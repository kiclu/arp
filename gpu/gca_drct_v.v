==> flow/design.v <==
module gca_drct_v(
    input  [20:0] coord0,
    input  [20:0] coord1,
    input         LD,
    input         step,
    output [20:0] ADDR,
    output        FC,
    input         CLK
);
    reg  [10:0] x0;
    reg  [ 9:0] y0;
    wire [10:0] x1;
    wire [ 9:0] y1;
    assign {y1, x1} = coord1;
    assign ADDR = {y0, x0};
    assign FC = y0 > y1 && !LD;
    always @(posedge CLK) begin
        if(LD) {y0, x0} <= coord0;
        else if(step) begin
            if(x0 == x1) begin
                x0 <= coord0[10:0];
                y0 <= y0 + 1;
            end
            else x0 <= x0 + 1;
        end
    end
endmodule
Tool chain data of gca_drct_v
What the tools print for gca_drct_v, step after step. Lines are those of the file above, counted from 1. Operators carry their Yosys type and port widths (W data, S select, Z words). The mark - stands for no value.

Top: gca_drct_v. Clock port: CLK. Cell library: sky130hd. Library corner: tt_025C_1v80.

After elaboration
Source: Yosys, flattened and elaborated, memories not mapped. Widths are those after wreduce. Registers that Yosys merges into a memory's read port (data or address) are not register bits. Print and check cells do not count. Equal cells are merged and count once.

Under add/subtract/negate cells stands 2. The entry for $lt $le $gt $ge reads 1. The entry for equal/unequal tests reads 1. For muxes and demuxes the number is 6. The entry for reduce/logical cells reads 5.

Operators with widths (number): $mux W11 (3); $mux W10 (3); $add A11 B1 Y11 const B (1); $eq A11 B11 Y1 (1); $add A10 B1 Y10 const B (1); $gt A10 B10 Y1 (1); $reduce_bool A2 Y1 (2); $reduce_and A2 Y1 (1); $logic_and A1 B1 Y1 (1); $logic_not A1 Y1 (1).

The figure for flip-flop bits (word level) is 21. The entry for input bits reads 45. The entry for output and inout bits reads 22. Under word-level cells stands 17.

Depth
Depth = most cells in a row (Yosys ltp): at word level without a register or memory, in the mapped netlist without a sequential cell, where the memories' decode and read muxes count.

The entry for depth after elaboration reads 4. The entry for ABC_AREA reads 0. The figure for gate-level depth with buffers is 6.

Netlist
Source: synth_stat.txt of the flow (Yosys; design flattened, memories mapped). It holds for the ABC_AREA given above (unset counts as 0); a run with the other value may have another netlist. The area totals of this step are shown rounded.

Cell types (number): sky130_fd_sc_hd__edfxtp_1 (21); sky130_fd_sc_hd__ha_1 (12); sky130_fd_sc_hd__mux2_4 (9); sky130_fd_sc_hd__xor2_1 (15); sky130_fd_sc_hd__xnor2_1 (13); sky130_fd_sc_hd__inv_1 (13); sky130_fd_sc_hd__nand2_1 (13); sky130_fd_sc_hd__o21ai_0 (9); sky130_fd_sc_hd__nand3_1 (8); sky130_fd_sc_hd__nand4_1 (5); sky130_fd_sc_hd__nor4_2 (2); sky130_fd_sc_hd__mux2_2 (2); sky130_fd_sc_hd__a31oi_1 (3); sky130_fd_sc_hd__a21o_1 (2); sky130_fd_sc_hd__nor2_1 (4); sky130_fd_sc_hd__nor2b_1 (2); sky130_fd_sc_hd__a41o_2 (1); sky130_fd_sc_hd__buf_6 (1).

Not listed: further types 11, cells in them 14.

The figure for standard cells after synthesis is 149. The figure for synthesis area is 1600 um2. The entry for sequential area reads 631 um2. The figure for mapped flip-flops is 21. Buffers: 3.

Timing after synthesis
Source: OpenSTA report_checks on the synthesized netlist (no wires, ideal clock, input and output delay 20% of the period each), path of least setup slack; recovery checks are left aside. Register names are those of the netlist, which keeps one name where synthesis merged equal registers.

Path type: input to output. From: input coord1[18]. To: output FC. For period the number is 3.04 ns. For output delay the number is 0.608 ns. For launch time at the first pin the number is 0.608 ns. Under arrival time stands 1.515 ns. The entry for required time reads 2.432 ns. The entry for setup slack reads 0.917 ns. The entry for delay of the path reads 0.907 ns. The entry for driving pins on the path reads 6. Under synthesis period reached stands 2.123 ns.

"delay of the path" is the arrival time less input delay plus setup time. At an output port there is no setup time. "driving pins on the path" counts driving pins, that of a launching flip-flop among them; a cell with two outputs on the path counts twice. "synthesis period reached" = period - worst setup slack (recovery checks aside). The figure is calculated, with input and output delays left at 20% of the set period. Between the ends stands the longest chain of elaborated cells between them, by number of cells; it is not shown to be the way that was timed. Of several equally long chains one is given. Each line given opens the expression or statement behind the cell; cells for indexed reads and writes are added by Yosys, which also makes memories of some case tables.

Cells stage by stage: sky130_fd_sc_hd__inv_1 > sky130_fd_sc_hd__ha_1 > sky130_fd_sc_hd__a21o_1 > sky130_fd_sc_hd__a21oi_1 > sky130_fd_sc_hd__nor2b_1 > sky130_fd_sc_hd__o31a_1. Length of the longest elaborated chain: 2.

RTL lines, path after synthesis: start, declared (RTL line 3) `input  [20:0] coord1,`; $gt A10 B10 Y1 (RTL line 16) `assign FC = y0 > y1 && !LD;`; $logic_and A1 B1 Y1 (RTL line 16); end, declared (RTL line 7) `output        FC,`.

Path in the finished layout
Path of least setup slack in the final report of run 1 (OpenROAD, finished layout, wires in). Where an end is a register, its clock arrival counts in the times.

Path type: register to output. From: register y0[1]. To: output FC. For period the number is 2.06 ns. For output delay the number is 0.41 ns. For launch time at the first pin the number is 0.27 ns. Under arrival time stands 1.77 ns. The entry for required time reads 1.65 ns. The entry for setup slack reads -0.12 ns. The entry for driving pins on the path reads 7.

Between the ends stands the longest chain of elaborated cells between them, by number of cells; it is not shown to be the way that was timed. Of several equally long chains one is given.

Cells stage by stage: sky130_fd_sc_hd__edfxtp_1 > sky130_fd_sc_hd__ha_1 > sky130_fd_sc_hd__nor2b_1 > sky130_fd_sc_hd__o21bai_1 > sky130_fd_sc_hd__a31oi_1 > sky130_fd_sc_hd__o31a_1 > sky130_fd_sc_hd__buf_2. Length of the longest elaborated chain: 2.

RTL lines, path after layout: start, declared (RTL line 11) `reg  [ 9:0] y0;`; start, assigned (RTL line 22) `y0 <= y0 + 1;`; $gt A10 B10 Y1 (RTL line 16) `assign FC = y0 > y1 && !LD;`; $logic_and A1 B1 Y1 (RTL line 16); end, declared (RTL line 7) `output        FC,`.

==> runs of gca_drct_v <==
Settings and measured results of 2 stored flow runs for module gca_drct_v (sky130hd), not sorted in any way. The constraints put input and output delay at 20% of the set period each and load the outputs with 0.01 pF. "time used up by the worst setup path" means the part of the period allowed to the worst setup path (the constraints hold back 20% at inputs and 20% at outputs) less its slack; where the path has registers, the arrival times of their clocks count too. Values from the reports are rounded here.

Files of run 1:
==> flow/run.sh <==
#!/bin/bash
# the make line also repeats the synthesis and layout settings of config.mk as NAME=value (left out here)
make -C /OpenROAD-flow-scripts/flow DESIGN_CONFIG=/design/flow/config.mk WORK_HOME=/design/flow/orfs CLKGATE_MAP_FILE= finish
==> flow/config.mk <==
export PLATFORM = sky130hd
export DESIGN_NAME = gca_drct_v
export DESIGN_NICKNAME = gca_drct_v
export VERILOG_FILES = /design/flow/design.v
export SDC_FILE = /design/flow/constraint.sdc
export NUM_CORES = 4
export LEC_CHECK = 0
export CAP_MARGIN = 20
export CELL_PAD_IN_SITES_DETAIL_PLACEMENT = 0
export CORE_MARGIN = 2
export CORE_UTILIZATION = 16
export GPL_TIMING_DRIVEN = 0
export MIN_ROUTING_LAYER = met2
export PLACE_DENSITY_LB_ADDON = 0.09
export SETUP_SLACK_MARGIN = 0.33
export SLEW_MARGIN = 5
==> flow/constraint.sdc <==
create_clock -name core_clock -period 2.06 [get_ports {CLK}]
set_input_delay 0.4120 -clock core_clock [delete_from_list [all_inputs] [get_ports {CLK}]]
set_output_delay 0.4120 -clock core_clock [all_outputs]
set_load 0.01 [all_outputs]

Results of run 1. The measured cell area after synthesis is 1,600 um2. The setup TNS stands at -0.123 ns. The measured time used up by the worst setup path is 1.77 ns. Worst setup path kind: register to output. The worst setup slack after layout is -0.123 ns. The standard-cell area after layout stands at 2,840 um2. The measured worst-case hold slack is 0.754 ns. The measured total die area is 10,800 um2. The utilization after routing comes to 29.2%.

Files of run 2:
==> flow/run.sh <==
#!/bin/bash
# the make line also repeats the synthesis and layout settings of config.mk as NAME=value (left out here)
make -C /OpenROAD-flow-scripts/flow DESIGN_CONFIG=/design/flow/config.mk WORK_HOME=/design/flow/orfs CLKGATE_MAP_FILE= finish
==> flow/config.mk <==
export PLATFORM = sky130hd
export DESIGN_NAME = gca_drct_v
export DESIGN_NICKNAME = gca_drct_v
export VERILOG_FILES = /design/flow/design.v
export SDC_FILE = /design/flow/constraint.sdc
export NUM_CORES = 4
export LEC_CHECK = 0
export CAP_MARGIN = 20
export CORE_MARGIN = 2
export CORE_UTILIZATION = 40
export SLEW_MARGIN = 20
==> flow/constraint.sdc <==
create_clock -name core_clock -period 1.73 [get_ports {CLK}]
set_input_delay 0.3460 -clock core_clock [delete_from_list [all_inputs] [get_ports {CLK}]]
set_output_delay 0.3460 -clock core_clock [all_outputs]
set_load 0.01 [all_outputs]

Results of run 2. The measured cell area after synthesis is 1,600 um2. The setup TNS stands at -1.43 ns. The measured time used up by the worst setup path is 1.76 ns. Worst setup path kind: register to output. The worst setup slack after layout is -0.380 ns. The standard-cell area after layout stands at 2,760 um2. The measured worst-case hold slack is 0.733 ns. The measured total die area is 4,520 um2. The utilization after routing comes to 73.7%.
